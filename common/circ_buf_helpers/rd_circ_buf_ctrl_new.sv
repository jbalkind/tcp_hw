==> flow/design.v <==
module rd_circ_buf_ctrl_new 
(
     input clk
    ,input rst
    ,input                                          src_rd_buf_req_val
    ,output logic                                   rd_buf_src_req_rdy
    ,output logic                                   ctrl_rd_noc_req_val
    ,input  logic                                   rd_noc_ctrl_req_rdy
    ,input  logic                                   rd_noc_ctrl_resp_data_val
    ,input  logic                                   rd_noc_ctrl_resp_data_last
    ,output logic                                   ctrl_rd_noc_resp_data_rdy
    ,output logic                                   rd_buf_src_resp_data_val
    ,output logic                                   rd_buf_src_resp_data_last
    ,input  logic                                   src_rd_buf_resp_data_rdy
    ,output logic                                   ctrl_datap_store_req_state
    ,output logic                                   ctrl_datap_update_req_state
    ,output logic                                   ctrl_datap_save_req
    ,output logic                                   ctrl_datap_decr_bytes_out_reg
    ,output logic                                   ctrl_datap_store_shift
    ,output logic                                   ctrl_datap_use_shift
    ,output logic                                   ctrl_datap_write_upper
    ,output logic                                   ctrl_datap_shift_regs
    ,output logic                                   ctrl_datap_write_lower
    ,output logic                                   ctrl_datap_lower_zeros
    ,input  logic                                   datap_ctrl_split_req
    ,input  logic                                   datap_ctrl_last_data_out
);
    typedef enum logic[2:0] {
        READY = 3'd0,
        WRAP_REQ = 3'd4,
        WAIT_WRAP_RESP = 3'd5,
        WAIT_RESP = 3'd1,
        DATA_BUFFER = 3'd2,
        DATA_OUTPUT = 3'd3,
        DATA_DRAIN = 3'd7,
        DATA_OUT_FOR_WRAP = 3'd6,
        UND = 'X
    } state_e;
    state_e state_reg;
    state_e state_next;
    logic   need_wrap_reg;
    logic   need_wrap_next;
    logic   use_shift_reg;
    logic   use_shift_next;
    always_ff @(posedge clk) begin
        if (rst) begin
            state_reg <= READY;
            need_wrap_reg <= '0;
            use_shift_reg <= '0;
        end
        else begin
            state_reg <= state_next;
            need_wrap_reg <= need_wrap_next;
            use_shift_reg <= use_shift_next;
        end
    end
    assign ctrl_datap_use_shift = use_shift_reg;
    always_comb begin
        rd_buf_src_req_rdy = 1'b0;
        ctrl_rd_noc_req_val = 1'b0;
        rd_buf_src_resp_data_val = 1'b0;
        rd_buf_src_resp_data_last = 1'b0;
        ctrl_rd_noc_resp_data_rdy = 1'b0;
        ctrl_datap_store_req_state = 1'b0;
        ctrl_datap_update_req_state = 1'b0;
        ctrl_datap_write_upper = 1'b0;
        ctrl_datap_write_lower = 1'b0;
        ctrl_datap_store_shift = 1'b0;
        ctrl_datap_shift_regs = 1'b0;
        ctrl_datap_save_req = 1'b0;
        ctrl_datap_decr_bytes_out_reg = 1'b0;
        ctrl_datap_lower_zeros = 1'b0;
        use_shift_next = use_shift_reg;
        need_wrap_next = need_wrap_reg;
        state_next = state_reg;
        case (state_reg)
            READY: begin
                rd_buf_src_req_rdy = rd_noc_ctrl_req_rdy;
                ctrl_rd_noc_req_val = src_rd_buf_req_val;
                ctrl_datap_store_req_state = 1'b1;
                need_wrap_next = datap_ctrl_split_req;
                ctrl_datap_save_req = 1'b1;
                use_shift_next = 1'b0;
                if (src_rd_buf_req_val & rd_noc_ctrl_req_rdy) begin
                    state_next = WAIT_RESP;
                end
            end
            WAIT_RESP: begin
                ctrl_rd_noc_resp_data_rdy = 1'b1;
                if (rd_noc_ctrl_resp_data_val) begin
                    ctrl_datap_update_req_state = 1'b1;
                    if (rd_noc_ctrl_resp_data_last) begin
                        ctrl_datap_write_upper = 1'b1;
                        ctrl_datap_store_shift = 1'b1;
                        use_shift_next = use_shift_reg;
                        if (need_wrap_reg) begin
                            state_next = WRAP_REQ;
                        end
                        else begin
                            state_next = DATA_DRAIN;
                        end
                    end
                    else begin
                        ctrl_datap_shift_regs = 1'b1;
                        state_next = DATA_BUFFER;
                    end
                end
            end
            DATA_BUFFER: begin
                ctrl_rd_noc_resp_data_rdy = 1'b1;
                if (rd_noc_ctrl_resp_data_val) begin
                    ctrl_datap_shift_regs = 1'b1;
                    if (rd_noc_ctrl_resp_data_last) begin
                        if (need_wrap_reg) begin
                            ctrl_datap_store_shift = 1'b1;
                            state_next = DATA_OUT_FOR_WRAP;
                        end
                        else begin
                            state_next = DATA_DRAIN;
                        end
                    end
                    else begin
                        state_next = DATA_OUTPUT;
                    end
                end
            end
            DATA_OUTPUT: begin
                rd_buf_src_resp_data_val = rd_noc_ctrl_resp_data_val;
                ctrl_rd_noc_resp_data_rdy = src_rd_buf_resp_data_rdy;
                if (rd_noc_ctrl_resp_data_val & src_rd_buf_resp_data_rdy) begin
                    ctrl_datap_shift_regs = 1'b1;
                    ctrl_datap_decr_bytes_out_reg = 1'b1;
                    if (rd_noc_ctrl_resp_data_last) begin
                        if (need_wrap_reg) begin
                            ctrl_datap_store_shift = 1'b1;
                            state_next = DATA_OUT_FOR_WRAP;
                        end
                        else if (datap_ctrl_last_data_out) begin
                            rd_buf_src_resp_data_last = 1'b1;
                            state_next = READY;
                        end
                        else begin
                            state_next = DATA_DRAIN;
                        end
                    end
                end
            end
            DATA_DRAIN: begin
                rd_buf_src_resp_data_val = 1'b1;
                rd_buf_src_resp_data_last = datap_ctrl_last_data_out;
                if (src_rd_buf_resp_data_rdy) begin
                    if (~datap_ctrl_last_data_out) begin
                        ctrl_datap_decr_bytes_out_reg = 1'b1;
                        ctrl_datap_shift_regs = 1'b1;
                        ctrl_datap_lower_zeros = 1'b1;
                        state_next = DATA_DRAIN;
                    end
                    else begin
                        state_next = READY;
                    end
                end
            end
            DATA_OUT_FOR_WRAP: begin
                rd_buf_src_resp_data_val = 1'b1;
                if (src_rd_buf_resp_data_rdy) begin
                    ctrl_datap_decr_bytes_out_reg = 1'b1;
                    ctrl_datap_shift_regs = 1'b1;
                    state_next = WRAP_REQ;
                end
            end
            WRAP_REQ: begin
                ctrl_rd_noc_req_val = 1'b1;
                need_wrap_next = 1'b0;
                use_shift_next = 1'b1;
                if (rd_noc_ctrl_req_rdy) begin
                    state_next = WAIT_WRAP_RESP;
                end
            end
            WAIT_WRAP_RESP: begin
                ctrl_rd_noc_resp_data_rdy = 1'b1;
                if (rd_noc_ctrl_resp_data_val) begin
                    ctrl_datap_update_req_state = 1'b1;
                    ctrl_datap_write_lower = 1'b1;
                    if (rd_noc_ctrl_resp_data_last) begin
                        state_next = DATA_DRAIN;
                    end
                    else begin
                        state_next = DATA_OUTPUT;
                    end
                end
            end
            default: begin
                rd_buf_src_req_rdy = 'X;
                ctrl_rd_noc_req_val = 'X;
                ctrl_rd_noc_resp_data_rdy = 'X;
                ctrl_datap_store_req_state = 'X;
                ctrl_datap_update_req_state = 'X;
                ctrl_datap_write_upper = 'X;
                ctrl_datap_write_lower = 'X;
                ctrl_datap_store_shift = 'X;
                ctrl_datap_shift_regs = 'X;
                ctrl_datap_save_req = 'X;
                ctrl_datap_decr_bytes_out_reg = 'X;
                ctrl_datap_lower_zeros = 'X;
                use_shift_next = 'X;
                need_wrap_next = 'X;
                state_next = UND;
            end
        endcase
    end
endmodule
# Step by step through the tools: rd_circ_buf_ctrl_new
# What the tools print for rd_circ_buf_ctrl_new, step after step.
# Lines are those of the file above, counted from 1.
# Operators: Yosys type, input widths -> output width; for muxes data width and select width s.
# Library cell names are shortened.
# Not given: --
[setup] design="rd_circ_buf_ctrl_new" clock="clk" lib="sky130hd" corner="tt_025C_1v80"

# Word level
# Source: Yosys, flattened and elaborated, memories not mapped. Widths are those after wreduce. Registers that Yosys merges into a memory's read port (data or address) are not register bits. Print and check cells do not count. Equal cells are merged and count once.
[bits] reg_bits=5 output_inout_bits=15
[op_classes] n_eq=16 mux=49 n_logic=2 reduce_logical=16
[ops] operator="$mux 3" count=14
[ops] operator="$reduce_or 7->1" count=4
[ops] operator="$pmux 3 s8" count=1
[ops] operator="$ne 2x2->1 const B" count=9
[ops] operator="$reduce_or 6->1" count=3
[ops] operator="$mux 1" count=18
[ops] operator="$pmux 1 s2" count=8
[ops] operator="$eq 3x3->1 const B" count=4
[ops] operator="$pmux 1 s3" count=4
[ops] operator="$reduce_or 5->1" count=2
[ops] operator="$reduce_and 9->1" count=1
[ops] operator="$pmux 1 s4" count=2
[ops] operator="$eq 3x2->1 const B" count=2
[ops] operator="$reduce_or 3->1" count=2
[ops] operator="$pmux 1 s6" count=1
[ops] operator="$reduce_or 2->1" count=2
[ops] operator="$reduce_or 4->1" count=1
[ops] operator="$eq 3x1->1 const B" count=1
[ops] operator="$logic_not 3->1" count=1
[ops] operator="$and 1x1->1" count=2
[ops] operator="$mux 2" count=1

# Logic depth
# Depth = most cells in a row (Yosys ltp): at word level without a register or memory, in the mapped netlist without a sequential cell, where the memories' decode and read muxes count.
[depth] word_depth=5 ABC_AREA=0 ltp_mapped=4

# Mapped cells and area
# Source: synth_stat.txt of the flow (Yosys; design flattened, memories mapped). It holds for the ABC_AREA given above (unset counts as 0); a run with the other value may have another netlist.
# Totals and module areas in this step are rounded.
[types] cell_type="dfxtp_1" count=10 area_total_um2=200.192
[types] cell_type="nor2_1" count=11 area_total_um2=41.29
[types] cell_type="nand2_1" count=10 area_total_um2=37.536
[types] cell_type="o21ai_0" count=7 area_total_um2=35.034
[types] cell_type="a21oi_1" count=5 area_total_um2=25.024
[types] cell_type="nand2b_1" count=4 area_total_um2=25.024
[types] cell_type="nand3_1" count=5 area_total_um2=25.024
[types] cell_type="nor4_4" count=1 area_total_um2=21.27
[types] cell_type="mux2i_1" count=2 area_total_um2=20.019
[types] cell_type="nor3_2" count=2 area_total_um2=20.019
[types] cell_type="clkbuf_1" count=5 area_total_um2=18.768
[types] cell_type="nand4_1" count=3 area_total_um2=18.768
[types] cell_type="nor2b_1" count=3 area_total_um2=18.768
[types] cell_type="a221oi_1" count=2 area_total_um2=17.517
[types] cell_type="or2_4" count=2 area_total_um2=17.517
[types] cell_type="a22oi_1" count=2 area_total_um2=15.014
[types] cell_type="inv_1" count=4 area_total_um2=15.014
[types] cell_type="and2_1" count=2 area_total_um2=12.512
# Other cell types: 13; their cells: 13.
[synth_totals] synth_area_um2=686 flip_flops=10 n_buf=7 mapped_cells=93

# Worst setup path after synthesis
# Source: OpenSTA report_checks on the synthesized netlist (no wires, ideal clock, input and output delay 20% of the period each), path of least setup slack; recovery checks are left aside. Register names are those of the netlist, which keeps one name where synthesis merged equal registers.
[synth_path] kind="register to output" startpoint="reg state_reg" endpoint="out ctrl_datap_store_req_state" launch_ns=0.000 tclk_ns=2.39 arrival_time_ns=1.456 path_buffers=1 out_delay_ns=0.478 setup_slack_ns=0.456 path_delay_ns=1.456 driving_pins=5 period_less_setup_slack_ns=1.934
# "path_delay_ns" is the arrival time less input delay plus setup time.
# At an output port there is no setup time.
# "driving_pins" counts driving pins, that of a launching flip-flop among them; a cell with two outputs on the path counts twice.
# "period_less_setup_slack_ns" is the clock period less the worst setup slack; recovery checks do not enter. This is arithmetic on one report: input and output delays are still those of the set period (20% each).
# Where an end lacks its bit number, it is one bit of the signal, or one of the new flip-flops if synthesis recoded a state register.
# The rows between start and end are the longest chain of elaborated cells between them; the timing report does not say that the signal goes this way. Where chains are equally long, one stands for them.
# A line is the first line of the expression or statement that the cell stems from. Yosys adds cells for indexed reads and writes and turns some case tables into memories.
[synth_via] cell_sequence="dfxtp_1 -> or2_4 -> or4_4 -> nor2_1 -> buf_4" elab_chain_len=3
[synth_rtl] element="start, declared" line=39 text="state_e state_reg;"
[synth_rtl] element="start, assigned" line=47 text="state_reg <= READY;"
[synth_rtl] element="start, assigned" line=52 text="state_reg <= state_next;"
[synth_rtl] element="$eq 3x3->1" line=76 text="case (state_reg)"
[synth_rtl] element="$reduce_or 7->1"
[synth_rtl] element="$pmux 1 s2" line=76
[synth_rtl] element="end, declared" line=15 text=",output logic                                   ctrl_datap_store_req_state"
# Nets of the timed path that keep an RTL name, with a line that drives or declares them; the list need not be complete.
[synth_named_nets] signal="ctrl_datap_save_req" line=76

# Path in the finished layout
# Path of least setup slack in the final report of run A (OpenROAD, finished layout, wires in). Where an end is a register, its clock arrival counts in the times.
[layout_path] kind="register to output" startpoint="reg state_reg" endpoint="out rd_buf_src_req_rdy" arrival_time_ns=1.63 launch_ns=0.29 tclk_ns=1.36 driving_pins=5 out_delay_ns=0.27 path_buffers=1 setup_slack_ns=-0.54
# Where an end lacks its bit number, it is one bit of the signal, or one of the new flip-flops if synthesis recoded a state register.
[layout_via] cell_sequence="dfxtp_1 -> or2_4 -> or4_4 -> nor3_2 -> buf_2"
[layout_rtl] element="start, declared" line=39 text="state_e state_reg;"
[layout_rtl] element="start, assigned" line=47 text="state_reg <= READY;"
[layout_rtl] element="start, assigned" line=52 text="state_reg <= state_next;"
[layout_rtl] element="end, declared" line=6 text=",output logic                                   rd_buf_src_req_rdy"
# No chain of elaborated cells between the ends is given.

## Implementation results

rd_circ_buf_ctrl_new through Yosys and OpenROAD on sky130hd: 2 stored runs, unordered, with their settings and measured results. The constraints put input and output delay at 20% of the set period each and load the outputs with 0.01 pF.
"worst setup path time" means the part of the period allowed to the worst setup path (the constraints hold back 20% at inputs and 20% at outputs) less its slack; where the path has registers, the arrival times of their clocks count too.
"power": no workload was simulated; the value follows from the tool's default switching activity.
Values from the reports are rounded here.
[run A] settings: period_ns=1.36, CAP_MARGIN=20, CORE_MARGIN=2, CORE_UTILIZATION=40, SLEW_MARGIN=20
[run A] result: chip area after synthesis (Yosys) 686 µm², die area 2060 µm², standard-cell area of the final layout 1260 µm², utilization 81.1 %, worst setup slack after layout -0.540 ns, worst hold slack 0.481 ns, power 0.848 mW, worst setup path time 1.63 ns, worst setup path kind register to output
[run B] settings: period_ns=3.44, CORE_UTILIZATION=34, CELL_PAD_IN_SITES_GLOBAL_PLACEMENT=2, ABC_AREA=1, SLEW_MARGIN=35, MIN_ROUTING_LAYER=met2, CAP_MARGIN=20, CORE_MARGIN=2
[run B] result: chip area after synthesis (Yosys) 729 µm², die area 2530 µm², standard-cell area of the final layout 1000 µm², utilization 50.1 %, worst setup slack after layout 0.462 ns, worst hold slack 0.523 ns, power 0.291 mW, worst setup path time 1.60 ns, worst setup path kind input to output
