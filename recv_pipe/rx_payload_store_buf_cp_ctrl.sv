==> flow/design.v <==
module rx_payload_store_buf_cp_ctrl (
     input clk
    ,input rst
    ,output logic                                   read_store_buf_q_req_val
    ,input logic                                    read_store_buf_q_empty
    ,output logic                                   store_buf_tmp_buf_store_rx_rd_req_val
    ,input  logic                                   tmp_buf_store_store_buf_rx_rd_req_rdy
    ,input  logic                                   tmp_buf_store_store_buf_rx_rd_resp_val
    ,output logic                                   store_buf_tmp_buf_store_rx_rd_resp_rdy
    ,output logic                                   store_buf_tmp_buf_free_slab_rx_req_val
    ,input  logic                                   tmp_buf_free_slab_store_buf_rx_req_rdy
    ,output logic                                   store_buf_commit_ptr_rd_req_val
    ,input  logic                                   commit_ptr_store_buf_rd_req_rdy
    ,input  logic                                   commit_ptr_store_buf_rd_resp_val
    ,output logic                                   store_buf_commit_ptr_rd_resp_rdy
    ,output logic                                   store_buf_commit_ptr_wr_req_val
    ,input  logic                                   commit_ptr_store_buf_wr_req_rdy
    ,output logic                                   ctrl_wr_buf_req_val   
    ,input  logic                                   wr_buf_ctrl_req_rdy
    ,output logic                                   ctrl_wr_buf_req_data_val
    ,input  logic                                   wr_buf_ctrl_req_data_rdy
    ,input  logic                                   wr_buf_ctrl_wr_req_done
    ,output logic                                   ctrl_wr_buf_wr_req_done_rdy
    ,output logic                                   save_q_entry
    ,output logic                                   save_commit_ptr
    ,output logic                                   init_tmp_buf_rd_metadata
    ,output logic                                   update_tmp_buf_rd_metadata
    ,input  logic                                   last_transfer
    ,input  logic                                   accept_payload
    ,input  logic                                   pkt_len_0
);
    typedef enum logic[2:0] {
        READY = 3'd0,
        COMMIT_PTR_RESP = 3'd1,
        WR_REQ = 3'd2,
        DATA_COPY_START = 3'd3,
        DATA_COPY = 3'd4,
        DATA_COPY_WAIT = 3'd5,
        UPDATE_POINTER = 3'd6,
        FREE_NON_ACCEPTED = 3'd7,
        UND = 'X
    } state_e;
    state_e state_reg;
    state_e state_next;
    always_ff @(posedge clk) begin
        if (rst) begin
            state_reg <= READY;
        end
        else begin
            state_reg <= state_next;
        end
    end
    always_comb begin
        ctrl_wr_buf_req_val = 1'b0;
        ctrl_wr_buf_req_data_val = 1'b0;
        ctrl_wr_buf_wr_req_done_rdy = 1'b0;
        read_store_buf_q_req_val = 1'b0;
        save_q_entry = 1'b0;
        save_commit_ptr = 1'b0;
        init_tmp_buf_rd_metadata = 1'b0;
        update_tmp_buf_rd_metadata = 1'b0;
        store_buf_tmp_buf_store_rx_rd_req_val = 1'b0;
        store_buf_tmp_buf_store_rx_rd_resp_rdy = 1'b1;
        store_buf_commit_ptr_rd_req_val = 1'b0;
        store_buf_commit_ptr_rd_resp_rdy = 1'b0;
        store_buf_tmp_buf_free_slab_rx_req_val = 1'b0;
        store_buf_commit_ptr_wr_req_val = 1'b0;
        state_next = state_reg;
        case (state_reg)
            READY: begin
                if (~read_store_buf_q_empty) begin
                    read_store_buf_q_req_val = 1'b1;
                    save_q_entry = 1'b1;
                    if (pkt_len_0) begin
                        state_next = READY;
                    end
                    else if (~accept_payload) begin
                        state_next = FREE_NON_ACCEPTED;
                    end
                    else if (commit_ptr_store_buf_rd_req_rdy) begin
                        store_buf_commit_ptr_rd_req_val = 1'b1;
                        init_tmp_buf_rd_metadata = 1'b1;
                        state_next = COMMIT_PTR_RESP;
                    end
                end
            end
            COMMIT_PTR_RESP: begin
                store_buf_commit_ptr_rd_resp_rdy = 1'b1;
                if (commit_ptr_store_buf_rd_resp_val) begin
                    save_commit_ptr = 1'b1;
                    state_next = DATA_COPY_START;
                end
                else begin
                    state_next = COMMIT_PTR_RESP;
                end
            end
            DATA_COPY_START: begin
                if (wr_buf_ctrl_req_rdy & tmp_buf_store_store_buf_rx_rd_req_rdy) begin
                    ctrl_wr_buf_req_val = 1'b1;
                    store_buf_tmp_buf_store_rx_rd_req_val = 1'b1;
                    state_next = DATA_COPY;
                end
                else begin
                    state_next = DATA_COPY_START;
                end
            end
            DATA_COPY: begin
                ctrl_wr_buf_req_data_val = tmp_buf_store_store_buf_rx_rd_resp_val;
                store_buf_tmp_buf_store_rx_rd_resp_rdy = wr_buf_ctrl_req_data_rdy;
                store_buf_tmp_buf_store_rx_rd_req_val = 1'b1;
                if (tmp_buf_store_store_buf_rx_rd_resp_val & wr_buf_ctrl_req_data_rdy) begin
                    if (last_transfer) begin
                        state_next = DATA_COPY_WAIT;
                    end
                    else begin
                        update_tmp_buf_rd_metadata = 1'b1;
                        state_next = DATA_COPY;
                    end
                end
                else begin
                    state_next = DATA_COPY;
                end
            end
            DATA_COPY_WAIT: begin
                ctrl_wr_buf_wr_req_done_rdy = 1'b1;
                if (wr_buf_ctrl_wr_req_done) begin
                    state_next = UPDATE_POINTER;
                end
                else begin
                    state_next = DATA_COPY_WAIT;
                end
            end
            UPDATE_POINTER: begin
                if (commit_ptr_store_buf_wr_req_rdy & tmp_buf_free_slab_store_buf_rx_req_rdy) begin
                    store_buf_tmp_buf_free_slab_rx_req_val = 1'b1;
                    store_buf_commit_ptr_wr_req_val = 1'b1;
                    state_next = READY;
                end
                else begin
                    state_next = UPDATE_POINTER;
                end
            end
            FREE_NON_ACCEPTED: begin
                store_buf_tmp_buf_free_slab_rx_req_val = 1'b1;
                if (tmp_buf_free_slab_store_buf_rx_req_rdy) begin
                    state_next = READY;
                end
                else begin
                    state_next = FREE_NON_ACCEPTED;
                end
            end
            default: begin
                ctrl_wr_buf_req_val = 'X;
                ctrl_wr_buf_req_data_val = 'X;
                ctrl_wr_buf_wr_req_done_rdy = 'X;
                read_store_buf_q_req_val = 'X;
                save_q_entry = 'X;
                save_commit_ptr = 'X;
                init_tmp_buf_rd_metadata = 'X;
                update_tmp_buf_rd_metadata = 'X;
                store_buf_tmp_buf_store_rx_rd_req_val = 'X;
                store_buf_tmp_buf_store_rx_rd_resp_rdy = 'X;
                store_buf_commit_ptr_rd_req_val = 'X;
                store_buf_commit_ptr_rd_resp_rdy = 'X;
                store_buf_tmp_buf_free_slab_rx_req_val = 'X;
                store_buf_commit_ptr_wr_req_val = 'X;
                state_next = UND;
            end
        endcase
    end
endmodule
# From RTL to reports: rx_payload_store_buf_cp_ctrl
# Tool output for the design above, in the order of the flow.
# Lines are those of the file above, counted from 1.
# A cell with -- has no value.
# design
design,rx_payload_store_buf_cp_ctrl
clk_port,clk
lib,sky130hd
pvt_corner,tt_025C_1v80

# Word level
# Source: Yosys, flattened and elaborated, memories not mapped. Widths are those after wreduce. Registers that Yosys merges into a memory's read port (data or address) are not register bits. Print and check cells do not count. Equal cells are merged and count once.
# op_classes
reduce_and_logical,10
logic,3
n_mux,34
eq_ne,8
# ops
operator,count
OR reduction 6 bit,6
parallel mux 3 bit (select 7 bit),1
2-to-1 mux 3 bit,7
parallel mux 1 bit (select 2 bit),10
equality test 3 bit (second input constant),4
2-to-1 mux 1 bit,12
OR reduction 5 bit,2
parallel mux 1 bit (select 3 bit),2
!= test 4 bit (second input constant),1
2-to-1 mux 2 bit,2
AND 1 bit,3
equality test 3 x 1 -> 1 bit (second input constant),1
equality test 3 x 2 -> 1 bit (second input constant),1
zero test 3 bit,1
!= test 2 bit (second input constant),1
AND reduction 2 bit,1
# bits
input_bits,15
wordCells,56
out_inout_bits,14
ff_bits,3

# Logic depth
# Yosys ltp: most cells in a row. Word level: on the elaborated netlist, between registers, memories and ports. Mapped: between sequential cells and ports; inverters and the memories' decode and read muxes count.
# depth
depth_word,5
abc_area,0
depth_mapped,4
depth_no_buf,3

# Synthesis result
# The flow's flattened synthesis, as Yosys stat reports it; memories are mapped. The netlist is that of the ABC_AREA named above (0 if unset); the other value can give another one.
# The area totals of this step are shown rounded.
# types
cell,count,area_total_um2
sky130_fd_sc_hd__dfxtp_1,7,140.134
sky130_fd_sc_hd__nor2_1,7,26.275
sky130_fd_sc_hd__a21oi_1,4,20.019
sky130_fd_sc_hd__nor3_1,4,20.019
sky130_fd_sc_hd__nand2_1,5,18.768
sky130_fd_sc_hd__nand2b_1,3,18.768
sky130_fd_sc_hd__nor4_1,3,18.768
sky130_fd_sc_hd__a22oi_1,2,15.014
sky130_fd_sc_hd__buf_4,2,15.014
sky130_fd_sc_hd__nand3_1,3,15.014
sky130_fd_sc_hd__nand3b_1,2,15.014
sky130_fd_sc_hd__o31ai_1,2,15.014
sky130_fd_sc_hd__or4_1,2,15.014
sky130_fd_sc_hd__nand4_1,2,12.512
sky130_fd_sc_hd__a32oi_1,1,8.758
sky130_fd_sc_hd__nor4b_1,1,8.758
sky130_fd_sc_hd__or2b_1,1,7.507
sky130_fd_sc_hd__and2_1,1,6.256
# Not listed: further types 3, cells in them 3.
# synth_totals
mapped_cells,55
sequential_area_um2,140.1
buffers,3
flip_flops,7
area_um2,411.6

# Path before layout
# Path of least setup slack by OpenSTA after synthesis, without wires, with an ideal clock, recovery checks aside; 20% of the period is set as input and as output delay. Where synthesis merged equal registers, the netlist keeps one of their names.
# synth_path
path_kind,reg-to-output
startpoint,reg state_reg
endpoint,out save_commit_ptr
path_delay_ps,1496
path_slack_ps,192
driving_pins,5
n_path_buf,1
arrival_time_ps,1496
period_ps,2110
out_delay_ps,422
launch_ps,0
required_ps,1688
period_less_setup_slack_ps,1918
# "path_delay_ps" is the arrival time less input delay plus setup time.
# A path that ends at an output port has no setup time.
# "driving_pins" counts driving pins, that of a launching flip-flop among them; a cell with two outputs on the path counts twice.
# "period_less_setup_slack_ps" = period - worst setup slack (recovery checks aside). The figure is calculated, with input and output delays left at 20% of the set period.
# An end named without its bit number is one bit of that signal or, where synthesis recoded a state register, one of its new flip-flops.
# The rows between start and end are the longest chain of elaborated cells between them; the timing report does not say that the signal goes this way. Where chains are equally long, one stands for them.
# A line is the first line of the expression or statement that the cell stems from. Yosys adds cells for indexed reads and writes and turns some case tables into memories.
# synth_via
cell_sequence,sky130_fd_sc_hd__dfxtp_1 > sky130_fd_sc_hd__or4_1 > sky130_fd_sc_hd__buf_2 > sky130_fd_sc_hd__nor3_1 > sky130_fd_sc_hd__and2_1
elab_chain_cells,3
cells_between,9
cone_lines,1
cone_classes,6 x eq/ne; 1 x mux; 2 x reduce/logical
# synth_rtl
element,line_no,rtl
start: declaration,43,state_e state_reg;
start: assignment,47,state_reg <= READY;
start: assignment,50,state_reg <= state_next;
equality test 3 bit,69,case (state_reg)
OR reduction 6 bit,--,
parallel mux 1 bit (select 2 bit),69,
end: declaration,25,",output logic                                   save_commit_ptr"
# Some nets on the timed path still bear RTL names; the line given drives or declares the net.
# synth_nets
net,line_no
store_buf_commit_ptr_rd_resp_rdy,69

# rx_payload_store_buf_cp_ctrl on sky130hd: 2 stored runs with different settings, listed in no order. Input and output delays are each 20% of the period that was set; the output load is 0.01 pF.
# Among the settings, . means not set for that run.
run,period_ns,CORE_UTILIZATION,PLACE_DENSITY_LB_ADDON,CORE_MARGIN,CELL_PAD_IN_SITES_DETAIL_PLACEMENT,ABC_AREA,GPL_TIMING_DRIVEN,CTS_CLUSTER_DIAMETER,MAX_ROUTING_LAYER,CAP_MARGIN,SLEW_MARGIN,SETUP_SLACK_MARGIN,PLACE_DENSITY,CELL_PAD_IN_SITES_GLOBAL_PLACEMENT,TNS_END_PERCENT,CTS_CLUSTER_SIZE
flow run A,2.34,65,0.23,8,0,0,0,23,met5,20,20,.,.,.,.,.
flow run B,1.43,52,.,2,.,0,0,.,.,20,20,0.06,0.53,0,75,97
# Flow run A: incomplete, floorplanning halted on PDN-0185
# Flow run B: incomplete, floorplanning halted on PDN-0185
